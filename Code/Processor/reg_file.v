==> flow/design.v <==
`timescale 1ns / 1ps
module reg_file(
    output reg [15:0] r0, 
    output reg [15:0] r1, 
    input clk,
	 input [1:0] reconfig, 
    input [2:0] a0,		 
    input [2:0] a1,		 
    input [2:0] d,		 
    input [15:0] wr,		 
    input [1:0] w_en		 
    );
	 reg [15:0]gpr[7:0];
	 integer i;
	 initial 
	  for(i=0;i<8;i=i+1)
	  begin
	  gpr[i]=0;
	  end
	 always@(negedge clk)
		begin
			if(reconfig==2'b11)
				begin
					r0<=gpr[a0];	 
					r1<=gpr[a1];	 
				end
			else if(reconfig==2'b10)
				begin
					r0<={gpr[a0][15:8],{8{1'b0}}};
					r1<={gpr[a1][15:8],{8{1'b0}}};
				end
			else if(reconfig==2'b01)
				begin
					r0<={{8{1'b0}},gpr[a0][7:0]};
					r1<={{8{1'b0}},gpr[a1][7:0]};
				end
			else
				begin
					r0<=16'b0;
					r1<=16'b0;
				end
		end
	always@(posedge clk)	 
		begin					 
			if(w_en==2'b11)
				gpr[d]<=wr;	 
			else if(w_en==2'b01)
				gpr[d][7:0]<=wr[7:0];	 
			else if(w_en==2'b10)
				gpr[d][15:8]<=wr[15:8];	 
		end
endmodule
---- Step by step through the tools: reg_file ----
The steps from the RTL of reg_file to its reports follow in flow order.
Lines are those of the file above, counted from 1.
Cell names lack the library's common part.
A cell with -- has no value.
design
  top ..................................... reg_file
  clock port .............................. clk
  cell library ............................ sky130hd
  timing corner ........................... tt_025C_1v80

---- After elaboration ----
Source: Yosys, flattened and elaborated, memories not mapped. Widths are those after wreduce; folded enables and synchronous resets count as part of the registers. Registers that Yosys merges into a memory's read port (data or address) are not register bits. Print and check cells do not count. Equal cells are merged and count once.
Yosys's memory passes give these memory sizes; they may raise the number of words (mostly to a power of two), join words into wider ones and drop unused or constant bits.
cells by class
  eq/ne operators ......................... 6
  multiplexer cells ....................... 20
  bitwise logic cells ..................... 2
operators by type and width
  kind                                                            number
  16-bit 2-to-1 mux                                               10
  8-bit 2-to-1 mux                                                4
  2-bit equality test with constant B                             4
  1-bit 2-to-1 mux                                                6
  2-bit by 1-bit equality test with 1-bit output with constant B  2
  1-bit OR                                                        2
word-level totals
  register bits ........................... 32
  RAM bits ................................ 128
  memories kept ........................... 1
  input port bits ......................... 30
  output and inout port bits .............. 32
memory list
  memory  depth  width  rd ports  wr ports  RTL line  source
  gpr     8      16     2         1         13        reg [15:0]gpr[7:0];

---- Depth ----
Yosys ltp: most cells in a row. Word level: on the elaborated netlist, between registers, memories and ports. Mapped: between sequential cells and ports; inverters and the memories' decode and read muxes count.
logic depth
  depth after elaboration ................. 5
  ABC_AREA ................................ 0
  mapped depth ............................ 5
  depth with buffers taken out ............ 3

---- Synthesis result ----
Source: synth_stat.txt of the flow (Yosys; design flattened, memories mapped). It holds for the ABC_AREA given above (unset counts as 0); a run with the other value may have another netlist.
cell types
  type      number
  edfxtp_1  128
  dfxtp_1   32
  mux4_2    27
  mux2_2    32
  mux2i_1   32
  a221oi_2  18
  o21ai_0   32
  mux4_1    5
  inv_1     33
  a221oi_1  14
  buf_4     9
  buf_6     4
  nor2_1    12
  buf_12    2
  nand2b_1  5
  nor3_1    4
  buf_2     3
  clkbuf_1  4
Not listed: further types 4, cells in them 8.
synthesis totals
  cell count .............................. 404
  chip area (Yosys) ....................... 6902.9 um2
  sequential area ......................... 4484.3 um2
  mapped flip-flops ....................... 160
  buffer cells ............................ 24

Wiki page: reg_file / flow data

Flow measurements of reg_file on sky130hd: 2 stored runs with different settings, listed in no order. Input and output delays are each 20% of the period that was set; the output load is 0.01 pF.
"finish__power__total": no workload was simulated; the value follows from the tool's default switching activity.

Flow files of run 1
==> flow/run.sh <==
#!/bin/bash
# the make line also repeats the synthesis and layout settings of config.mk as NAME=value (left out here)
make -C /OpenROAD-flow-scripts/flow DESIGN_CONFIG=/design/flow/config.mk WORK_HOME=/design/flow/orfs CLKGATE_MAP_FILE= finish
==> flow/config.mk <==
export PLATFORM = sky130hd
export DESIGN_NAME = reg_file
export DESIGN_NICKNAME = reg_file
export VERILOG_FILES = /design/flow/design.v
export SDC_FILE = /design/flow/constraint.sdc
export NUM_CORES = 4
export LEC_CHECK = 0
export CAP_MARGIN = 0
export CELL_PAD_IN_SITES_GLOBAL_PLACEMENT = 3
export CORE_ASPECT_RATIO = 1.52
export CORE_MARGIN = 2
export CORE_UTILIZATION = 60
export MIN_ROUTING_LAYER = met1
export PLACE_DENSITY_LB_ADDON = 0.27
export SETUP_SLACK_MARGIN = 0.83
export SLEW_MARGIN = 20
==> flow/constraint.sdc <==
create_clock -name core_clock -period 2.76 [get_ports {clk}]
set_input_delay 0.5520 -clock core_clock [delete_from_list [all_inputs] [get_ports {clk}]]
set_output_delay 0.5520 -clock core_clock [all_outputs]
set_load 0.01 [all_outputs]

report of run 1: did not finish, place, FLW-0024

Flow files of run 2
==> flow/run.sh <==
#!/bin/bash
# the make line also repeats the synthesis and layout settings of config.mk as NAME=value (left out here)
make -C /OpenROAD-flow-scripts/flow DESIGN_CONFIG=/design/flow/config.mk WORK_HOME=/design/flow/orfs CLKGATE_MAP_FILE= finish
==> flow/config.mk <==
export PLATFORM = sky130hd
export DESIGN_NAME = reg_file
export DESIGN_NICKNAME = reg_file
export VERILOG_FILES = /design/flow/design.v
export SDC_FILE = /design/flow/constraint.sdc
export NUM_CORES = 4
export LEC_CHECK = 0
export CAP_MARGIN = 30
export CORE_MARGIN = 6
export CORE_UTILIZATION = 46
export PLACE_DENSITY = 0.44
export SETUP_SLACK_MARGIN = 0.46
export SLEW_MARGIN = 20
==> flow/constraint.sdc <==
create_clock -name core_clock -period 4.41 [get_ports {clk}]
set_input_delay 0.8820 -clock core_clock [delete_from_list [all_inputs] [get_ports {clk}]]
set_output_delay 0.8820 -clock core_clock [all_outputs]
set_load 0.01 [all_outputs]

report of run 2
yosys chip area after synthesis (um^2): 6902.9
finish__design__die__area: 18090.2
finish__design__instance__utilization: 0.5977
finish__timing__setup__ws: 0.412
finish__timing__hold__ws: 1.213
finish__power__total: 3.626e-03
